==> flow/design.v <==
module FrequencyDivisionPulse#(
    parameter FREQUENCY_IN       = 100_000_000,
    parameter FREQUENCY_OUT      = 100        
)(
    input   wire        clk,    
    input   wire        rst,    
    output  reg         clk_out 
);
localparam  DIVISION_NUM = (FREQUENCY_IN / FREQUENCY_OUT) - 1'b1;
reg [31:0]  cnt;
always@(posedge clk or posedge rst) begin
    if(rst) begin
        cnt     <= 32'b0;
        clk_out <= 1'b0;
    end
    else if(cnt == DIVISION_NUM) begin
        cnt     <= 32'h0;
        clk_out <= 1'b1;
    end else begin
        cnt     <= cnt + 1'b1;
        clk_out <= 1'b0;
    end
end
endmodule
module GetFourBtnEdge #(
    parameter FREQUENCY_IN = 100_000_000
)
(
    input  wire clk,
    input  wire rst,
    input  wire [3:0] btns_in,
    output wire [3:0] btnUpEdges_out,
    output wire [3:0] btnDownEdges_out
);
KeyProcess #(
    .FREQUENCY_IN     (FREQUENCY_IN)
)KeyProcess_ISR0
(
    .clk        (clk),
    .rst        (rst),
    .btn_in     (btns_in[0]),
    .btn_LH_out (btnUpEdges_out[0]),
    .btn_HL_out (btnDownEdges_out[0])
);
KeyProcess #(
    .FREQUENCY_IN     (FREQUENCY_IN)
)KeyProcess_ISR1
(
    .clk        (clk),
    .rst        (rst),
    .btn_in     (btns_in[1]),
    .btn_LH_out (btnUpEdges_out[1]),
    .btn_HL_out (btnDownEdges_out[1])
);
KeyProcess #(
    .FREQUENCY_IN     (FREQUENCY_IN)
)KeyProcess_ISR2
(
    .clk        (clk),
    .rst        (rst),
    .btn_in     (btns_in[2]),
    .btn_LH_out (btnUpEdges_out[2]),
    .btn_HL_out (btnDownEdges_out[2])
);
KeyProcess #(
    .FREQUENCY_IN     (FREQUENCY_IN)
)KeyProcess_ISR3
(
    .clk        (clk),
    .rst        (rst),
    .btn_in     (btns_in[3]),
    .btn_LH_out (btnUpEdges_out[3]),
    .btn_HL_out (btnDownEdges_out[3])
);
endmodule
module KeyProcess #(
    parameter FREQUENCY_IN = 100
)
(
    input wire clk,
    input wire rst,
    input wire btn_in,
    output wire btn_LH_out,
    output wire btn_HL_out
);
localparam H_LEVEL = 6'b000_001,
           CHK_L   = 6'b000_010,
           L_VALID = 6'b000_100,
           L_LEVEL = 6'b001_000,
           CHK_H   = 6'b010_000,
           H_VALID = 6'b100_000;
reg [5:0] btn_state = H_LEVEL;
reg timerClr = 1'b0;
wire [31:0] timerCnt;
localparam TIME_DELAY_VALUE = 32'd12;
wire clk_1ms;
FrequencyDivisionPulse #(
    .FREQUENCY_IN     (FREQUENCY_IN),
    .FREQUENCY_OUT    (1000)
)To_xHzPulse_ISR0
(
    .clk              (clk),
    .rst              (rst),
    .clk_out          (clk_1ms)
);
UniversalCounter #(
    .MAX_NUM          (256)
)UniversalCounter_ISR0
(
    .clk              (clk),
    .rst              (rst | timerClr),
    .en_in            (clk_1ms),
    .dir_in           (1'b1),
    .loadCmd_in       (1'b0),
    .loadValue_in     (32'h0),
    .counter_out      (timerCnt),
    .tc_out           ()
);
always @(posedge clk) begin
    if(rst)
        btn_state <= H_LEVEL;
    else begin
        case (btn_state)
            H_LEVEL: if(btn_in == 1'b0) begin
                btn_state <= CHK_L;
                timerClr <= 1'b1;
            end 
            CHK_L: begin
                timerClr <= 1'b0;
                if(timerCnt == TIME_DELAY_VALUE) begin
                    if(btn_in == 1'b0)
                        btn_state <= L_VALID;
                    else
                        btn_state <= H_LEVEL;     
                end
            end
            L_VALID:
                btn_state <= L_LEVEL;
            L_LEVEL: 
                if(btn_in == 1'b1) begin
                    timerClr <= 1'b1;
                    btn_state <= CHK_H;
                end
            CHK_H: begin
                timerClr <= 1'b0;
                if(timerCnt == TIME_DELAY_VALUE) begin
                    if(btn_in == 1'b1)
                        btn_state <= H_VALID;
                    else
                        btn_state <= L_LEVEL;      
                end
            end
            H_VALID:
                btn_state <= H_LEVEL;
            default: btn_state <= H_LEVEL;
        endcase
    end
end
assign btn_HL_out = (btn_state == L_VALID) ? 1'b1 : 1'b0;
assign btn_LH_out = (btn_state == H_VALID) ? 1'b1 : 1'b0;
endmodule
module UniversalCounter#(
    parameter MAX_NUM       =   10,     
    parameter COUNTER_BITS  =   31      
)
(
    input  wire                     clk,           
    input  wire                     rst,          
    input  wire                     en_in,         
    input  wire                     dir_in,         
    input  wire                     loadCmd_in,     
    input  wire [COUNTER_BITS:0]    loadValue_in,
    output reg  [COUNTER_BITS:0]    counter_out,    
    output wire                     tc_out          
);
localparam COUNTER_MODULE   =   MAX_NUM - 1'b1;
always@(posedge clk) begin
    if(rst)
        counter_out <= 'h0;
    else if(loadCmd_in) begin
        if(loadValue_in <= COUNTER_MODULE)
            counter_out <= loadValue_in;
    end else if(en_in) begin
        if(dir_in) begin
            if(counter_out == COUNTER_MODULE)
                counter_out <= 'h0;
            else counter_out <= counter_out + 1'b1;   
        end
        else begin
            if(counter_out == 0)
                counter_out <= COUNTER_MODULE;
            else counter_out <= counter_out - 1'b1;   
        end
    end
end
assign tc_out = en_in & (counter_out == COUNTER_MODULE);
endmodule
==> Step by step through the tools: GetFourBtnEdge <==
Tool output for the design above, in the order of the flow.
Line numbers count from 1 in the design file above.
{ "inputs": {"top": "GetFourBtnEdge", "clock_port": "clk", "library": "sky130hd", "corner": "tt_025C_1v80"} }

==> After elaboration <==
Source: Yosys, flattened and elaborated, memories not mapped. Widths are those after wreduce. Registers that Yosys merges into a memory's read port (data or address) are not register bits. Print and check cells do not count. Equal cells are merged and count once.
{ "bits": {"output_inout_bits": 8, "mem_bits_ro": 0, "latchBits": 0, "clocked_rd_ports_x_width": 0, "memories": 0, "inputBits": 6, "mem_bits_rw": 0, "ff_bits": 288} }
{ "classes": {"reduce_logical": 16, "addsub": 8, "logic": 5, "n_cmp": 0, "eq_ne": 52, "multipliers": 0, "mux": 60, "n_shift": 0, "div_mod_pow": 0} }
{ "ops": {"columns": ["cell", "count"], "rows": [
  ["adder 32 x 1 -> 32 bit (second input constant)", 8],
  ["2-to-1 mux 32 bit", 8],
  ["equality test 32 x 17 -> 1 bit (second input constant)", 4],
  ["equality test 32 x 4 -> 1 bit (second input constant)", 4],
  ["equality test 32 x 8 -> 1 bit (second input constant)", 4],
  ["2-to-1 mux 6 bit", 20],
  ["parallel mux 6 bit (select 5 bit)", 4],
  ["AND reduction 4 bit", 8],
  ["equality test 6 x 1 -> 1 bit (second input constant)", 4],
  ["equality test 6 x 2 -> 1 bit (second input constant)", 4],
  ["equality test 6 x 3 -> 1 bit (second input constant)", 4],
  ["equality test 6 x 4 -> 1 bit (second input constant)", 4],
  ["equality test 6 x 5 -> 1 bit (second input constant)", 4],
  ["equality test 6 bit (second input constant)", 4],
  ["2-to-1 mux 1 bit", 20],
  ["!= test 2 x 1 -> 1 bit (second input constant)", 8],
  ["!= test 2 bit (second input constant)", 8],
  ["nonzero test 3 bit", 4],
  ["parallel mux 1 bit (select 3 bit)", 4],
  ["2-to-1 mux 3 bit", 4],
  ["OR reduction 2 bit", 4],
  ["OR 1 bit", 4],
  ["inverter 1 bit", 1]
]} }

==> Depth <==
Yosys ltp: most cells in a row. Word level: on the elaborated netlist, between registers, memories and ports. Mapped: between sequential cells and ports; inverters and the memories' decode and read muxes count.
{ "logic_depth": {"depth_word": 4, "ABC_AREA": 0, "depth_mapped": 7} }

==> Mapped cells and area <==
Source: synth_stat.txt of the flow (Yosys; design flattened, memories mapped). It holds for the ABC_AREA given above (unset counts as 0); a run with the other value may have another netlist.
{ "mapped": {"mapped_area_mm2": 0.0135442, "buf_cells": 38, "cell_count": 1434, "ffs": 288} }
{ "types": {"columns": ["type", "count"], "rows": [
  ["sky130_fd_sc_hd__dfrtp_1", 132],
  ["sky130_fd_sc_hd__dfxtp_1", 152],
  ["sky130_fd_sc_hd__xor2_1", 121],
  ["sky130_fd_sc_hd__xnor2_1", 120],
  ["sky130_fd_sc_hd__nor2_1", 215],
  ["sky130_fd_sc_hd__nand4_1", 82],
  ["sky130_fd_sc_hd__nand3_1", 102],
  ["sky130_fd_sc_hd__nor4_1", 67],
  ["sky130_fd_sc_hd__nand2_1", 104],
  ["sky130_fd_sc_hd__and3_1", 40],
  ["sky130_fd_sc_hd__and4_1", 23],
  ["sky130_fd_sc_hd__nor3_1", 31],
  ["sky130_fd_sc_hd__ha_1", 12],
  ["sky130_fd_sc_hd__edfxtp_1", 4],
  ["sky130_fd_sc_hd__o21ai_0", 21],
  ["sky130_fd_sc_hd__nor4_2", 8],
  ["sky130_fd_sc_hd__inv_1", 24],
  ["sky130_fd_sc_hd__nor2b_1", 14]
]} }
Other cell types: 50; their cells: 162.
By module: a second synthesis without flattening, with its own total; a netlist apart from the flattened one above.
{ "unflattened": {"hier_cells": 2464, "area_unflattened_mm2": 0.0201794} }
Rows give one instance, submodules left out.
{ "modules": {"columns": ["mod", "mod_area_mm2", "cells", "instances", "seq_area_mm2"], "rows": [
  ["UniversalCounter #(MAX_NUM=256)", 0.0028853, 400, 4, 0.0006406],
  ["FrequencyDivisionPulse", 0.0016028, 146, 4, 0.0008258],
  ["KeyProcess #(FREQUENCY_IN=100000000)", 0.0005568, 70, 4, 0.0001501],
  ["GetFourBtnEdge", 0, 0, 1, 0]
]} }

==> Worst setup path after synthesis <==
Path of least setup slack by OpenSTA after synthesis, without wires, with an ideal clock, recovery checks aside; 20% of the period is set as input and as output delay. Where synthesis merged equal registers, the netlist keeps one of their names.
{ "synth_timing": {"kind": "input to register", "from": "in rst", "to": "reg KeyProcess_ISR3.btn_state[3]", "slack_ns": 2.426, "input_delay_ns": 1.642, "setup_ns": 0.144, "path_delay_ns": 4.142, "clock_period_ns": 8.21, "driving_pins": 3, "arrival_time_ns": 5.640, "path_buffers": 1, "period_less_setup_slack_ns": 5.784} }
"path_delay_ns" is the arrival time less input delay plus setup time.
"driving_pins": output pins that drive a net of the path, with the launching flip-flop's if there is one; two outputs of one cell count as two.
"period_less_setup_slack_ns" = period - worst setup slack (recovery checks aside). The figure is calculated, with input and output delays left at 20% of the set period.
A register here has more assigning lines than the two given.
{ "synth_via": {"path_cell_list": "sky130_fd_sc_hd__clkbuf_1 > sky130_fd_sc_hd__clkinv_1 > sky130_fd_sc_hd__o211a_1", "elab_chain_cells": 0} }
{ "synth_rtl": {"columns": ["element", "line", "rtl"], "rows": [
  ["from (decl)", 30, "input  wire rst,"],
  ["to (assign)", 121, "btn_state <= H_LEVEL;"],
  ["to (assign)", 125, "btn_state <= CHK_L;"],
  ["to (decl)", 92, "reg [5:0] btn_state = H_LEVEL;"]
]} }

==> Timing after layout <==
Path of least setup slack in the final report of run A (OpenROAD, finished layout, wires in). Where an end is a register, its clock arrival counts in the times.
{ "layout_timing": {"kind": "register to output", "from": "reg KeyProcess_ISR2.btn_state[3]", "to": "out btnDownEdges_out[2]", "clock_period_ns": 5.84, "slack_ns": 2.27, "driving_pins": 4, "path_buffers": 1, "arrival_time_ns": 2.40} }
The rows between start and end are the longest chain of elaborated cells between them; the timing report does not say that the signal goes this way. Where chains are equally long, one stands for them.
Each line given opens the expression or statement behind the cell; cells for indexed reads and writes are added by Yosys, which also makes memories of some case tables.
A register here has more assigning lines than the two given.
{ "layout_via": {"path_cell_list": "sky130_fd_sc_hd__dfxtp_1 > sky130_fd_sc_hd__or4b_2 > sky130_fd_sc_hd__nor2_1 > sky130_fd_sc_hd__clkdlybuf4s50_1", "elab_chain_cells": 2} }
{ "layout_rtl": {"columns": ["element", "line", "rtl"], "rows": [
  ["from (decl)", 92, "reg [5:0] btn_state = H_LEVEL;"],
  ["from (assign)", 121, "btn_state <= H_LEVEL;"],
  ["from (assign)", 125, "btn_state <= CHK_L;"],
  ["equality test 6 x 3 -> 1 bit", 159, "assign btn_HL_out = (btn_state == L_VALID) ? 1'b1 : 1'b0;"],
  ["2-to-1 mux 1 bit", 159, null],
  ["to (decl)", 33, "output wire [3:0] btnDownEdges_out"]
]} }

==> results <==
Below are 2 stored runs of the flow (Yosys, OpenROAD; platform sky130hd) on GetFourBtnEdge, each with its settings and what was measured, unordered. Constraints: input delay and output delay 20% of the set period each, output load 0.01 pF.
"period_reached_ns" is the run's clock period less its worst setup slack. It is reckoned from that one timing run; input and output delays stay at 20% of the period that was set.
"worstPathTime_ns" = time allowed to the worst setup path (clock period - input delay - output delay, where it has them) - its slack; a late launch clock adds to it, a late capture clock takes from it.
[
  {
    "run": "run A",
    "settings": { "period_ns": 5.84, "CORE_UTILIZATION": 28, "SETUP_SLACK_MARGIN": 0.54, "PLACE_DENSITY_LB_ADDON": 0.28, "CORE_ASPECT_RATIO": 0.83, "CORE_MARGIN": 5, "CELL_PAD_IN_SITES_DETAIL_PLACEMENT": 0, "CTS_CLUSTER_SIZE": 27, "CAP_MARGIN": 35, "MAX_ROUTING_LAYER": "met5", "SLEW_MARGIN": 20 },
    "results": { "finish.utilization_frac": 0.323, "design.die.area_mm2": 0.0528891, "total_negative_slack_ns": 0.000, "yosys_chip_area_mm2": 0.0135442, "period_reached_ns": 3.569, "worstPathTime_ns": 2.40, "worst_path_kind": "register to output", "ws_hold_ns": 0.471, "setup_ws_ns": 2.271, "finish.stdcell_area_mm2": 0.0154748 }
  },
  {
    "run": "run B",
    "settings": { "period_ns": 6.51, "CORE_UTILIZATION": 61, "PLACE_DENSITY_LB_ADDON": 0.12, "CELL_PAD_IN_SITES_GLOBAL_PLACEMENT": 0, "TNS_END_PERCENT": 80, "CTS_CLUSTER_DIAMETER": 269, "MAX_ROUTING_LAYER": "met4", "CAP_MARGIN": 20, "CORE_MARGIN": 2, "SLEW_MARGIN": 20 },
    "results": { "design.die.area_mm2": 0.0234121, "finish.utilization_frac": 0.682, "setup_ws_ns": 2.745, "yosys_chip_area_mm2": 0.0135442, "period_reached_ns": 3.765, "worstPathTime_ns": 2.46, "worst_path_kind": "register to output", "finish.stdcell_area_mm2": 0.0148943, "ws_hold_ns": 0.479, "total_negative_slack_ns": 0.000 }
  }
]
