==> flow/design.v <==
module Adder(
    input  wire [3:0] i_data,
    output wire [3:0] o_data 
);
assign o_data = (i_data > 4'h4) ? (i_data + 4'h3) : i_data;
endmodule
module AdjustableTimerHMS #(
    parameter FREQUENCY_IN = 100_000_000
)
(
    input  wire       clk,
    input  wire       rst,
    input  wire       en_in,
    input  wire       adjustCmd_in,
    inout  wire [7:0] bcdSecond_io,
    inout  wire [7:0] bcdMinute_io,
    inout  wire [7:0] bcdHour_io
);  
wire clk1HzPulse;
FrequencyDivisionPulse #(
    .FREQUENCY_IN    (FREQUENCY_IN),
    .FREQUENCY_OUT   (32'd1)
)
To_1HzPulse_ISR0
(
    .clk     (clk),
    .rst     (rst),
    .clk_out (clk1HzPulse)
);
wire        tc_hour;
wire        tc_min;
wire [31:0] hours;
wire [31:0] minutes;
wire [31:0] seconds;
wire [7:0] hours_bcd;
wire [7:0] minutes_bcd;
wire [7:0] seconds_bcd;
wire [7:0] hourTmp;
wire [7:0] minuteTmp;
wire [7:0] secondTmp;
assign hourTmp   = {1'b0, bcdHour_io[7:4],   3'b0} + {3'b0, bcdHour_io[7:4],   1'b0} + bcdHour_io[3:0];
assign minuteTmp = {1'b0, bcdMinute_io[7:4], 3'b0} + {3'b0, bcdMinute_io[7:4], 1'b0} + bcdMinute_io[3:0];
assign secondTmp = {1'b0, bcdSecond_io[7:4], 3'b0} + {3'b0, bcdSecond_io[7:4], 1'b0} + bcdSecond_io[3:0];
UniversalCounter #(
    .MAX_NUM         (60)
)Counter_ISR0
(
    .clk             (clk),
    .rst             (rst),
    .en_in           (clk1HzPulse & en_in),
    .dir_in          (1'b1),
    .loadCmd_in      (adjustCmd_in),
    .loadValue_in    ({24'h0, secondTmp}),
    .counter_out     (seconds),
    .tc_out          (tc_min)
);
UniversalCounter #(
    .MAX_NUM         (60)
)Counter_ISR1
(
    .clk             (clk),
    .rst             (rst),
    .en_in           (tc_min & en_in),
    .dir_in          (1'b1),
    .loadCmd_in      (adjustCmd_in),
    .loadValue_in    ({24'h0, minuteTmp}),
    .counter_out     (minutes),
    .tc_out          (tc_hour)
);
UniversalCounter #(
    .MAX_NUM         (24)
)Counter_ISR2
(
    .clk             (clk),
    .rst             (rst),
    .en_in           (tc_hour & en_in),
    .dir_in          (1'b1),
    .loadCmd_in      (adjustCmd_in),
    .loadValue_in    ({24'h0, hourTmp}),
    .counter_out     (hours),
    .tc_out          ()
);
Bin2bcd_6bit Bin2bcd_6bit_ISR0
(
    .i_data  (seconds[5:0]),
    .o_bcd   (seconds_bcd)
);
Bin2bcd_6bit Bin2bcd_6bit_ISR1
(
    .i_data  (minutes[5:0]),
    .o_bcd   (minutes_bcd)
);
Bin2bcd_6bit Bin2bcd_6bit_ISR2
(
    .i_data  (hours[5:0]),
    .o_bcd   (hours_bcd)
);
assign bcdHour_io   = adjustCmd_in ? 8'hzz : hours_bcd;
assign bcdMinute_io = adjustCmd_in ? 8'hzz : minutes_bcd;
assign bcdSecond_io = adjustCmd_in ? 8'hzz : seconds_bcd;
endmodule
module Bin2bcd_6bit(
    input  wire [5:0] i_data,
    output wire [7:0] o_bcd
);
wire [3:0] o1, o2, o3, o4;
Adder Adder1(
    .i_data ({1'b0, i_data[5:3]}),
    .o_data  (o1)
);
Adder Adder2(
    .i_data ({o1[2:0], i_data[2]}),
    .o_data  (o2)
);
Adder Adder3(
    .i_data ({o2[2:0], i_data[1]}),
    .o_data (o3)
);
assign o_bcd = {1'b0, o1[3], o2[3], o3, i_data[0]};
endmodule
module FrequencyDivisionPulse#(
    parameter FREQUENCY_IN       = 100_000_000,
    parameter FREQUENCY_OUT      = 100        
)(
    input   wire        clk,    
    input   wire        rst,    
    output  reg         clk_out 
);
localparam  DIVISION_NUM = (FREQUENCY_IN / FREQUENCY_OUT) - 1'b1;
reg [31:0]  cnt;
always@(posedge clk or posedge rst) begin
    if(rst) begin
        cnt     <= 32'b0;
        clk_out <= 1'b0;
    end
    else if(cnt == DIVISION_NUM) begin
        cnt     <= 32'h0;
        clk_out <= 1'b1;
    end else begin
        cnt     <= cnt + 1'b1;
        clk_out <= 1'b0;
    end
end
endmodule
module UniversalCounter#(
    parameter MAX_NUM       =   10,     
    parameter COUNTER_BITS  =   31      
)
(
    input  wire                     clk,           
    input  wire                     rst,          
    input  wire                     en_in,         
    input  wire                     dir_in,         
    input  wire                     loadCmd_in,     
    input  wire [COUNTER_BITS:0]    loadValue_in,
    output reg  [COUNTER_BITS:0]    counter_out,    
    output wire                     tc_out          
);
localparam COUNTER_MODULE   =   MAX_NUM - 1'b1;
always@(posedge clk) begin
    if(rst)
        counter_out <= 'h0;
    else if(loadCmd_in) begin
        if(loadValue_in <= COUNTER_MODULE)
            counter_out <= loadValue_in;
    end else if(en_in) begin
        if(dir_in) begin
            if(counter_out == COUNTER_MODULE)
                counter_out <= 'h0;
            else counter_out <= counter_out + 1'b1;   
        end
        else begin
            if(counter_out == 0)
                counter_out <= COUNTER_MODULE;
            else counter_out <= counter_out - 1'b1;   
        end
    end
end
assign tc_out = en_in & (counter_out == COUNTER_MODULE);
endmodule
# Tool chain data of AdjustableTimerHMS
# What the tools print for AdjustableTimerHMS, step after step.
# Lines are those of the file above, counted from 1.
# Operators: Yosys type, input widths -> output width; for muxes data width and select width s.
# Cell names lack the library's common part.
# Not given: --
# inputs
top_module,AdjustableTimerHMS
clock_port,clk
library,sky130hd
lib_corner,tt_025C_1v80

# After elaboration
# Source: Yosys, flattened and elaborated, memories not mapped. Widths are those after wreduce. Registers that Yosys merges into a memory's read port (data or address) are not register bits. Print and check cells do not count. Equal cells are merged and count once.
# bits
reg_bits,129
output_inout_bits,24
word_cells,80
# op_classes
n_addsub,19
compare,12
equal,7
mux,26
n_logic,5
n_reduce_logical,6
# ops
op,count
$mux 32,13
$add 32x1->32 const B,4
$eq 32x6->1 const B,2
$mux 4,9
$eq 32x27->1 const B,1
$eq 32x5->1 const B,1
$add 4x2->4 const B,6
$gt 4x3->1 const B,6
$add 7x5->8,3
$add 8x4->8,3
$mux 8,3
$le 8x6->1 const B,2
$add 3x2->4 const B,3
$gt 3x3->1 const B,3
$le 8x5->1 const B,1
$ne 2x1->1 const B,3
$reduce_and 2->1,3
$reduce_bool 2->1,3
$and 1x1->1,5
$mux 1,1

# Longest topological paths
# Longest topological path by Yosys (ltp), each cell counted once; first at word level (registers and memories cut), then after technology mapping (sequential cells cut; the memories' decode and read muxes count).
# depth
ltp_word,12
ABC_AREA,0
mapped_depth,24

# Netlist
# Source: synth_stat.txt of the flow (Yosys; design flattened, memories mapped). It holds for the ABC_AREA given above (unset counts as 0); a run with the other value may have another netlist.
# by_type
type,count,type_area_um2
dfxtp_1,96,1.92E+03
dfrtp_1,33,825.792
ha_1,40,500.48
nand2_1,131,491.722
nor2_1,109,409.142
nand3_1,81,405.389
a21oi_1,75,375.36
o21ai_0,64,320.307
clkbuf_1,74,277.766
xor2_1,27,236.477
nor4_1,37,231.472
nor3_1,44,220.211
a31oi_1,35,218.96
nand4_1,31,193.936
inv_1,51,191.434
or3_1,27,168.912
xnor2_1,19,166.41
and3_1,21,131.376
# Other cell types: 54; their cells: 230.
# mapped
mapped_cells,1225
synth_area_um2,9160.0
seq_area_um2,2747.6
flip_flops,129
buffers,85
# By module: a second synthesis without flattening, with its own total; a netlist apart from the flattened one above.
# unflattened
cells_unflattened,1594
hier_area_um2,11989.0
# Each row is one instance without its submodules.
# modules
mod,instances,cells,area_um2,mod_seq_area_um2
UniversalCounter #(MAX_NUM=60),2,393,2834.0,640.6
UniversalCounter #(MAX_NUM=24),1,413,2925.3,640.6
FrequencyDivisionPulse,1,174,1730.4,825.8
Adder,9,15,103.8,0.0
AdjustableTimerHMS,1,77,674.4,0.0
Bin2bcd_6bit,3,3,18.8,0.0

# Path before layout
# Path of least setup slack by OpenSTA after synthesis, without wires, with an ideal clock, recovery checks aside; 20% of the period is set as input and as output delay. Where synthesis merged equal registers, the netlist keeps one of their names.
# synth_path
kind,register to register
start,register Counter_ISR0.counter_out[3]
end,register Counter_ISR0.counter_out[4]
period_ps,6830
setup_ps,128
arrival_ps,5046
t_required_ps,6702
path_slack_ps,1657
path_delay_ps,5174
driving_pins,24
n_path_buf,2
synth_period_reached_ps,5173
# "path_delay_ps" is the arrival time less input delay plus setup time.
# "driving_pins" counts driving pins, that of a launching flip-flop among them; a cell with two outputs on the path counts twice.
# "synth_period_reached_ps" is the clock period less the worst setup slack; recovery checks do not enter. This is arithmetic on one report: input and output delays are still those of the set period (20% each).
# At most two assigning lines are given for a register; there are more.
# synth_between
path_cell_list,dfxtp_1 > clkbuf_1 > inv_1 > ha_1 > inv_1 > ha_1 > xnor2_1 > ha_1 > o31ai_1 > xnor2_1 > ha_1 > inv_1 > a21oi_1 > nor2_1 > xor2_1 > fa_1 > fa_1 > and3_1 > a32o_1 > a31o_2 > clkbuf_1 > o21ai_0 > a22oi_1 > nor2_1
cone_cells,21
# synth_lines
item,line_no,source
from (decl),156,"output reg  [COUNTER_BITS:0]    counter_out,"
from (assign),165,counter_out <= loadValue_in;
from (assign),170,else counter_out <= counter_out + 1'b1;
to (assign),165,
to (assign),170,
to (decl),156,
# No chain of elaborated cells between the ends is given.

# Timing after layout
# From the final timing report of run 1: the path of least setup slack in the routed layout; clock arrival at registers is part of the times.
# The report prints the path's times to 10 ps; the period is as set.
# layout_path
kind,register to register
start,register Counter_ISR0.counter_out[4]
end,register Counter_ISR0.counter_out[21]
period_ps,10500
setup_ps,80
arrival_ps,6320
t_required_ps,10850
path_slack_ps,4530
driving_pins,21
n_path_buf,0
# At most two assigning lines are given for a register; there are more.
# layout_between
path_cell_list,dfxtp_1 > inv_1 > ha_1 > inv_1 > ha_1 > xnor2_1 > ha_1 > o31ai_1 > xnor2_1 > ha_1 > inv_1 > a21oi_1 > nor2_1 > xor2_1 > fa_1 > fa_1 > and3_1 > a32o_1 > a31oi_1 > o21ai_0 > a21oi_1
cone_cells,21
# layout_lines
item,line_no,source
from (decl),156,"output reg  [COUNTER_BITS:0]    counter_out,"
from (assign),165,counter_out <= loadValue_in;
from (assign),170,else counter_out <= counter_out + 1'b1;
to (assign),165,
to (assign),170,
to (decl),156,
# No chain of elaborated cells between the ends is given.

# Flow measurements of AdjustableTimerHMS on sky130hd: 2 stored runs with different settings, listed in no order. Input and output delays are each 20% of the period that was set; the output load is 0.01 pF.
# "period_reached_ps" = clock period - worst setup slack. The figure is calculated, with input and output delays left at 20% of the set period.
# By "timing.worst_path_ps" is meant the share of the clock period that the worst setup path is allowed (20% is reserved at inputs, 20% at outputs), minus its slack. Clock arrival times at its registers enter into it.
# "power_uw" rests on the timing tool's default activity at the inputs, not on a simulated workload.
# "timing.worst_path_ps" is given in steps of 10 ps.
# Among the settings, n/a means not set for that run.
item,run 1,run 2
period_ns,10.5,4.42
CAP_MARGIN,20,25
CORE_MARGIN,2,2
CORE_UTILIZATION,40,69
SLEW_MARGIN,20,20
SETUP_SLACK_MARGIN,n/a,0.65
PLACE_DENSITY,n/a,0.55
HOLD_SLACK_MARGIN,n/a,-0.01
CORE_ASPECT_RATIO,n/a,1.12
TNS_END_PERCENT,n/a,60
GPL_ROUTABILITY_DRIVEN,n/a,1
CTS_CLUSTER_DIAMETER,n/a,227
MAX_ROUTING_LAYER,n/a,met5
power_uw,1292,3441
setup_ws_ps,4526,-186
timing.worst_path_ps,5970,4610
worst_setup_path_type,register to register,register to register
tns_ps,0,-2801
synthesis_area_um2,9160.0,9160.0
stdcell_area_um2,9918.3,11951.5
die_area_um2,24125.9,14214.3
final_hold_ws_ps,476,509
finish.utilization_frac,0.439,0.92
period_reached_ps,5974,4606
