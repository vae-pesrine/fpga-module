==> flow/design.v <==
module Decoder2_4
(
    input   wire [1:0]  coder_in,
    output  reg  [3:0]  decoder_out
);
    always @(*)
        case(coder_in)
            2'd0:   decoder_out <= 4'b0001;
            2'd1:   decoder_out <= 4'b0010;
            2'd2:   decoder_out <= 4'b0100;
            2'd3:   decoder_out <= 4'b1000;
        endcase
endmodule
module EightLedCtrl#(
    parameter   FREQUENCY_IN    =   50_000_000
)
(
    input   wire        clk,
    input   wire        rst,
    input   wire [31:0] bcdCoder_in,
    input   wire [7:0]  hasDot_in,
    output  wire [3:0]  high_seg_cs_out,
    output  wire [7:0]  high_seg_data_out,
    output  wire [3:0]  low_seg_cs_out,
    output  wire [7:0]  low_seg_data_out
);
FourLedCtrl#(
    .FREQUENCY_IN       (FREQUENCY_IN)
)FourLedCtrl_ISRHigh(
    .clk                (clk),
    .rst                (rst),
    .bcdCoder_in        (bcdCoder_in[31:16]),
    .hasDot_in          (hasDot_in[7:4]),
    .seg_cs_out         (high_seg_cs_out),
    .seg_data_out       (high_seg_data_out)
);
FourLedCtrl#(
    .FREQUENCY_IN       (FREQUENCY_IN)
)FourLedCtrl_ISRLow(
    .clk                (clk),
    .rst                (rst),
    .bcdCoder_in        (bcdCoder_in[15:0]),
    .hasDot_in          (hasDot_in[3:0]),
    .seg_cs_out         (low_seg_cs_out),
    .seg_data_out       (low_seg_data_out)
);
endmodule
module FourLedCtrl#(
    parameter   FREQUENCY_IN     =   50_000_000
)
(
    input   wire        clk,            
    input   wire        rst,            
    input   wire [15:0] bcdCoder_in,    
    input   wire [3:0]  hasDot_in,      
    output  wire [3:0]  seg_cs_out,     
    output  wire [7:0]  seg_data_out     
);
wire    [3:0]   inter_ledData;
wire            inter_ledDot;
GenerateLed_cs#(
    .FREQUENCY_IN  (FREQUENCY_IN)
)
GenerateLed_cs_ISRO(
    .clk            (clk),
    .rst            (rst),
    .seg_cs_out     (seg_cs_out)
);
LedDataSelect LedDataSelect_ISRO(
    .select_in              (seg_cs_out),
    .ledData_in             (bcdCoder_in),
    .ledDot_in              (hasDot_in),
    .ledDataSelected_out    (inter_ledData),
    .ledDotSelected_out     (inter_ledDot)
);
LedDecoder LedDecoder_ISRO(
    .bcdCoder_in        (inter_ledData),
    .dp_in              (inter_ledDot),
    .seg_data_out       (seg_data_out)
);
endmodule
module FrequencyDivisionPulse#(
    parameter FREQUENCY_IN       = 100_000_000,
    parameter FREQUENCY_OUT      = 100        
)(
    input   wire        clk,    
    input   wire        rst,    
    output  reg         clk_out 
);
localparam  DIVISION_NUM = (FREQUENCY_IN / FREQUENCY_OUT) - 1'b1;
reg [31:0]  cnt;
always@(posedge clk or posedge rst) begin
    if(rst) begin
        cnt     <= 32'b0;
        clk_out <= 1'b0;
    end
    else if(cnt == DIVISION_NUM) begin
        cnt     <= 32'h0;
        clk_out <= 1'b1;
    end else begin
        cnt     <= cnt + 1'b1;
        clk_out <= 1'b0;
    end
end
endmodule
module GenerateLed_cs # (
    parameter FREQUENCY_IN =   50_000_000
)
(
    input  wire         clk,
    input  wire         rst,
    output wire [3:0]   seg_cs_out
);
wire        refreshClk;
wire [31:0] counterTmp;
FrequencyDivisionPulse # (
    .FREQUENCY_IN         (FREQUENCY_IN),
    .FREQUENCY_OUT        (32'd1000)
)T0_refreshClk_ISRO(
    .clk        (clk),
    .rst        (rst),
    .clk_out    (refreshClk)
);
UniversalCounter#(
    .MAX_NUM        (4),
    .COUNTER_BITS   (1)
)Counter_ISRO(
    .clk            (clk),
    .rst            (rst),
    .en_in          (refreshClk),
    .dir_in         (1'b1),
    .loadCmd_in     (1'b0),
    .loadValue_in   (32'd0),
    .counter_out    (counterTmp),
    .tc_out         ()
);
wire    [3:0]   inter_seg_cs;
Decoder2_4 Decoder_ISRO(
    .coder_in       (counterTmp[1:0]),
    .decoder_out    (inter_seg_cs)
);
assign seg_cs_out = (~rst) ? inter_seg_cs : 4'b0000;
endmodule
module LedDataSelect(
    input   wire    [3:0]   select_in,
    input   wire    [15:0]  ledData_in,
    input   wire    [3:0]   ledDot_in,
    output  reg     [3:0]   ledDataSelected_out,
    output  reg             ledDotSelected_out
    );
 wire   [3:0]   inter_ledData [3:0];
 assign inter_ledData[0] = ledData_in[15:12];
 assign inter_ledData[1] = ledData_in[11:8]; 
 assign inter_ledData[2] = ledData_in[7:4];
 assign inter_ledData[3] = ledData_in[3:0];
always@(*) begin
    case(select_in)
        4'b0001 : begin
            ledDataSelected_out <= inter_ledData[0];
            ledDotSelected_out <= ledDot_in[3];
        end
        4'b0010 : begin
            ledDataSelected_out <= inter_ledData[1];
            ledDotSelected_out <= ledDot_in[2];
        end
        4'b0100 : begin
            ledDataSelected_out <= inter_ledData[2];
            ledDotSelected_out <= ledDot_in[1];
        end
        4'b1000 : begin
            ledDataSelected_out <= inter_ledData[3];
            ledDotSelected_out <= ledDot_in[0];
        end
        default : begin
            ledDataSelected_out <= 4'hF;
            ledDotSelected_out <= 'b0;
        end
    endcase
end
endmodule
module LedDecoder(
    input   wire [3:0]  bcdCoder_in,    
    input   wire [0:0]  dp_in,          
    output  wire  [7:0]  seg_data_out    
    );
 localparam     ZERO    =   7'b011_1111,
                ONE     =   7'b000_0110,
                TWO     =   7'b101_1011,
                THREE   =   7'b100_1111,
                FOUR    =   7'b110_0110,
                FIVE    =   7'b110_1101,
                SIX     =   7'b111_1101,
                SEVEN   =   7'b000_0111,
                EIGHT   =   7'b111_1111,
                NINE    =   7'b110_1111,
                SIGN    =   7'b100_0000,
                ERR     =   7'b111_1001;
reg [6:0]   seg_num;
always@(*) begin
    case(bcdCoder_in)
        4'h0:       seg_num <= ZERO;
        4'h1:       seg_num <= ONE;
        4'h2:       seg_num <= TWO;
        4'h3:       seg_num <= THREE;
        4'h4:       seg_num <= FOUR;
        4'h5:       seg_num <= FIVE;
        4'h6:       seg_num <= SIX;
        4'h7:       seg_num <= SEVEN;
        4'h8:       seg_num <= EIGHT;
        4'h9:       seg_num <= NINE;
        4'hA:       seg_num <= SIGN;
        default:    seg_num <= 'b0;
    endcase
end
assign seg_data_out = {dp_in, seg_num};
endmodule
module UniversalCounter#(
    parameter MAX_NUM       =   10,     
    parameter COUNTER_BITS  =   31      
)
(
    input  wire                     clk,           
    input  wire                     rst,          
    input  wire                     en_in,         
    input  wire                     dir_in,         
    input  wire                     loadCmd_in,     
    input  wire [COUNTER_BITS:0]    loadValue_in,
    output reg  [COUNTER_BITS:0]    counter_out,    
    output wire                     tc_out          
);
localparam COUNTER_MODULE   =   MAX_NUM - 1'b1;
always@(posedge clk) begin
    if(rst)
        counter_out <= 'h0;
    else if(loadCmd_in) begin
        if(loadValue_in <= COUNTER_MODULE)
            counter_out <= loadValue_in;
    end else if(en_in) begin
        if(dir_in) begin
            if(counter_out == COUNTER_MODULE)
                counter_out <= 'h0;
            else counter_out <= counter_out + 1'b1;   
        end
        else begin
            if(counter_out == 0)
                counter_out <= COUNTER_MODULE;
            else counter_out <= counter_out - 1'b1;   
        end
    end
end
assign tc_out = en_in & (counter_out == COUNTER_MODULE);
endmodule
# == Step by step through the tools: EightLedCtrl ==
# The steps from the RTL of EightLedCtrl to its reports follow in flow order.
# Line numbers count from 1 in the design file above.
# Library cell names are shortened.
# The mark - stands for no value.
# setup
top,EightLedCtrl
clock,clk
lib,sky130hd
corner,tt_025C_1v80

# == Word level ==
# Counts by Yosys on the flattened word-level netlist (proc, flatten, opt, wreduce; memories kept). Register bits leave out memories and registers merged into their read ports (data or address); mux counts leave out enables and synchronous resets folded into registers. Print and check cells are left out. Cells with the same type and inputs are merged into one.
# Memory sizes are those after Yosys's memory passes, which may raise the word count (mostly to a power of two), join words into wider ones and drop unused or constant bits.
# bits
regBits,70
memories,2
input_bits,42
romBits,224
# classes
equal,16
reduce_logical,2
muxes,14
addsub,4
# memory_table
name,words,width,read_ports,write_ports,line,rtl
(name not given),16,7,1,0,200,case(bcdCoder_in)
(name not given),16,7,1,0,200,
# ops
operator,count
32-bit by 1-bit adder with 32-bit output (second input constant),2
32-bit by 16-bit equality test with 1-bit output (second input constant),2
32-bit 2-to-1 mux,2
4-bit parallel mux with 4-bit select,4
2-bit equality test (second input constant),4
4-bit by 1-bit equality test with 1-bit output (second input constant),2
4-bit by 2-bit equality test with 1-bit output (second input constant),2
4-bit by 3-bit equality test with 1-bit output (second input constant),2
4-bit equality test (second input constant),2
1-bit parallel mux with 4-bit select,2
4-bit 2-to-1 mux,2
2-bit by 1-bit adder with 2-bit output (second input constant),2
2-bit by 1-bit equality test with 1-bit output (second input constant),2
2-bit logical NOT,2
2-bit 2-to-1 mux,2
1-bit 2-to-1 mux,2

# == Logic depth ==
# Yosys ltp: most cells in a row. Word level: on the elaborated netlist, between registers, memories and ports. Mapped: between sequential cells and ports; inverters and the memories' decode and read muxes count.
# logic_depth
depth_word,5
ABC_AREA,0
ltp_mapped,12

# == After synthesis ==
# The flow's flattened synthesis, as Yosys stat reports it; memories are mapped. The netlist is that of the ABC_AREA named above (0 if unset); the other value can give another one.
# Totals and module areas in this step are rounded.
# types
cell,count,type_area_um2
dfrtp_1,66,1.65E+03
xnor2_1,35,306.544
ha_1,22,275.264
xor2_1,24,210.202
nor2_1,45,168.912
nand2_1,34,127.622
nor2b_1,20,125.12
nand3_1,24,120.115
nand4_1,18,112.608
dfxtp_1,4,80.077
mux2i_1,8,80.077
and3_1,11,68.816
nor4_1,11,68.816
a22oi_1,9,67.565
inv_1,18,67.565
o22ai_1,10,62.56
a22o_1,6,52.55
and4_1,6,52.55
# Not listed: further types 37, cells in them 90.
# mapped
ffs,70
yosys_area_um2,4400
cells,461
seqArea_um2,1700
# The figures by module come from a second, unflattened synthesis with its own total; it is not the netlist above.
# hier_totals
cells_unflattened,442
area_unflattened_um2,4300
# Rows give one instance, submodules left out.
# modules
mod,instances,area_um2,cells,mod_seq_area_um2
FrequencyDivisionPulse,2,1600,142,830
LedDecoder,2,220,30,0.0
LedDataSelect,2,210,26,0.0
UniversalCounter,2,120,13,40
GenerateLed_cs #(FREQUENCY_IN=50000000),2,33,6,0.0
Decoder2_4,2,26,4,0.0
FourLedCtrl #(FREQUENCY_IN=50000000),2,0.0,0,0.0
EightLedCtrl,1,0.0,0,0.0

# == Timing after synthesis ==
# Path of least setup slack by OpenSTA after synthesis, without wires, with an ideal clock, recovery checks aside; 20% of the period is set as input and as output delay. Where synthesis merged equal registers, the netlist keeps one of their names.
# synth_timing
kind,input port to output port
startpoint,input port rst
endpoint,output port high_seg_data_out[1]
t_first_pin_ns,1.400
path_stages,11
path_delay_ns,2.848
t_required_ns,5.600
tclk_ns,7.0
t_arrival_ns,4.248
path_buffers,2
out_delay_ns,1.400
input_delay_ns,1.400
slack_ns,1.352
period_less_setup_slack_ns,5.648
# "path_delay_ns" = arrival - input delay + setup time.
# A path that ends at an output port has no setup time.
# "path_stages" counts driving pins, that of a launching flip-flop among them; a cell with two outputs on the path counts twice.
# "period_less_setup_slack_ns" is the clock period less the worst setup slack; recovery checks do not enter. This is arithmetic on one report: input and output delays are still those of the set period (20% each).
# The rows between start and end are the longest chain of elaborated cells between them; the timing report does not say that the signal goes this way. Where chains are equally long, one stands for them.
# A line is the first line of the expression or statement that the cell stems from. Yosys adds cells for indexed reads and writes and turns some case tables into memories.
# The chain passes a memory read, where the word-level depth is cut; so it can be longer than that depth.
# synth_between
path_cell_list,buf_2 -> buf_2 -> inv_1 -> nand2_1 -> o22ai_1 -> nor2_1 -> inv_1 -> ha_1 -> inv_1 -> a21oi_1 -> nor2_1
elab_chain_cells,4
cone_cells,7
cone_classes,eq/ne (4); mux (2); memory (1)
# synth_lines
element,line,rtl
from (decl),19,"input   wire        rst,"
4-bit 2-to-1 mux,142,assign seg_cs_out = (~rst) ? inter_seg_cs : 4'b0000;
4-bit equality test,157,case(select_in)
4-bit parallel mux with 4-bit select,157,
memory 16 x 7 bit,200,case(bcdCoder_in)
to (decl),23,"output  wire [7:0]  high_seg_data_out,"

# == Worst path after layout ==
# From the final timing report of run 2: the path of least setup slack in the routed layout; clock arrival at registers is part of the times.
# layout_timing
kind,input port to output port
startpoint,input port rst
endpoint,output port low_seg_data_out[0]
input_delay_ns,1.74
tclk_ns,8.7
path_buffers,2
path_stages,10
t_arrival_ns,4.60
slack_ns,2.36
t_required_ns,6.96
t_first_pin_ns,1.74
out_delay_ns,1.74
# The rows between start and end are the longest chain of elaborated cells between them; the timing report does not say that the signal goes this way. Where chains are equally long, one stands for them.
# The chain passes a memory read, where the word-level depth is cut; so it can be longer than that depth.
# layout_between
path_cell_list,buf_2 -> or3_1 -> nor3b_2 -> a22o_1 -> nor3_1 -> inv_1 -> ha_1 -> mux2_1 -> o21ai_1 -> clkdlybuf4s50_1
elab_chain_cells,4
cone_cells,7
cone_classes,eq/ne (4); mux (2); memory (1)
# layout_lines
element,line,rtl
from (decl),19,"input   wire        rst,"
4-bit 2-to-1 mux,142,assign seg_cs_out = (~rst) ? inter_seg_cs : 4'b0000;
4-bit equality test,157,case(select_in)
4-bit parallel mux with 4-bit select,157,
memory 16 x 7 bit,200,case(bcdCoder_in)
to (decl),25,output  wire [7:0]  low_seg_data_out

# EightLedCtrl through Yosys and OpenROAD on sky130hd: 2 stored runs, unordered, with their settings and measured results. The constraints put input and output delay at 20% of the set period each and load the outputs with 0.01 pF.
# "period_reached_ns" is the run's clock period less its worst setup slack. It is reckoned from that one timing run; input and output delays stay at 20% of the period that was set.
# "timing.worst_path_ns": the worst setup path's part of the clock period (all of it between registers, 20% less for each end at a port) less its slack. A launch clock that arrives late makes it longer, a capture clock that arrives late makes it shorter.
# By "power_total_w" is meant OpenSTA's value without simulated activity: inputs other than the clock are taken to toggle once in ten clock periods, and the tool carries that through the logic.
# The measured numbers are rounded.
# Among the settings, - means not set for that run.
# Results: - = not shown.
setting or result,run 1,run 2
period_ns,10.0,8.7
CORE_UTILIZATION,32,67
SETUP_SLACK_MARGIN,2.84,-
PLACE_DENSITY,0.64,-
HOLD_SLACK_MARGIN,0.2,-
CORE_MARGIN,3,2
CELL_PAD_IN_SITES_DETAIL_PLACEMENT,2,-
TNS_END_PERCENT,55,-
ABC_AREA,1,-
CAP_MARGIN,5,20
MIN_ROUTING_LAYER,met2,-
MAX_ROUTING_LAYER,met4,met4
SLEW_MARGIN,20,40
PLACE_DENSITY_LB_ADDON,-,0.12
CORE_ASPECT_RATIO,-,0.58
GPL_TIMING_DRIVEN,-,1
CTS_CLUSTER_SIZE,-,45
timing.worst_path_ns,-,2.86
worst_setup_path_type,-,input port to output port
ws_setup_ns,-,2.4
fin_tns_ns,-,0.000
die_um2,-,7200
hold_worst_slack_ns,-,0.48
yosys.chip_area_um2,-,4400
period_reached_ns,-,6.335
stdcell_area_um2,-,5300
fin_util_pct,-,84
power_total_w,-,0.00069
# Run 1: no final report: routing broke off with GRT-0116
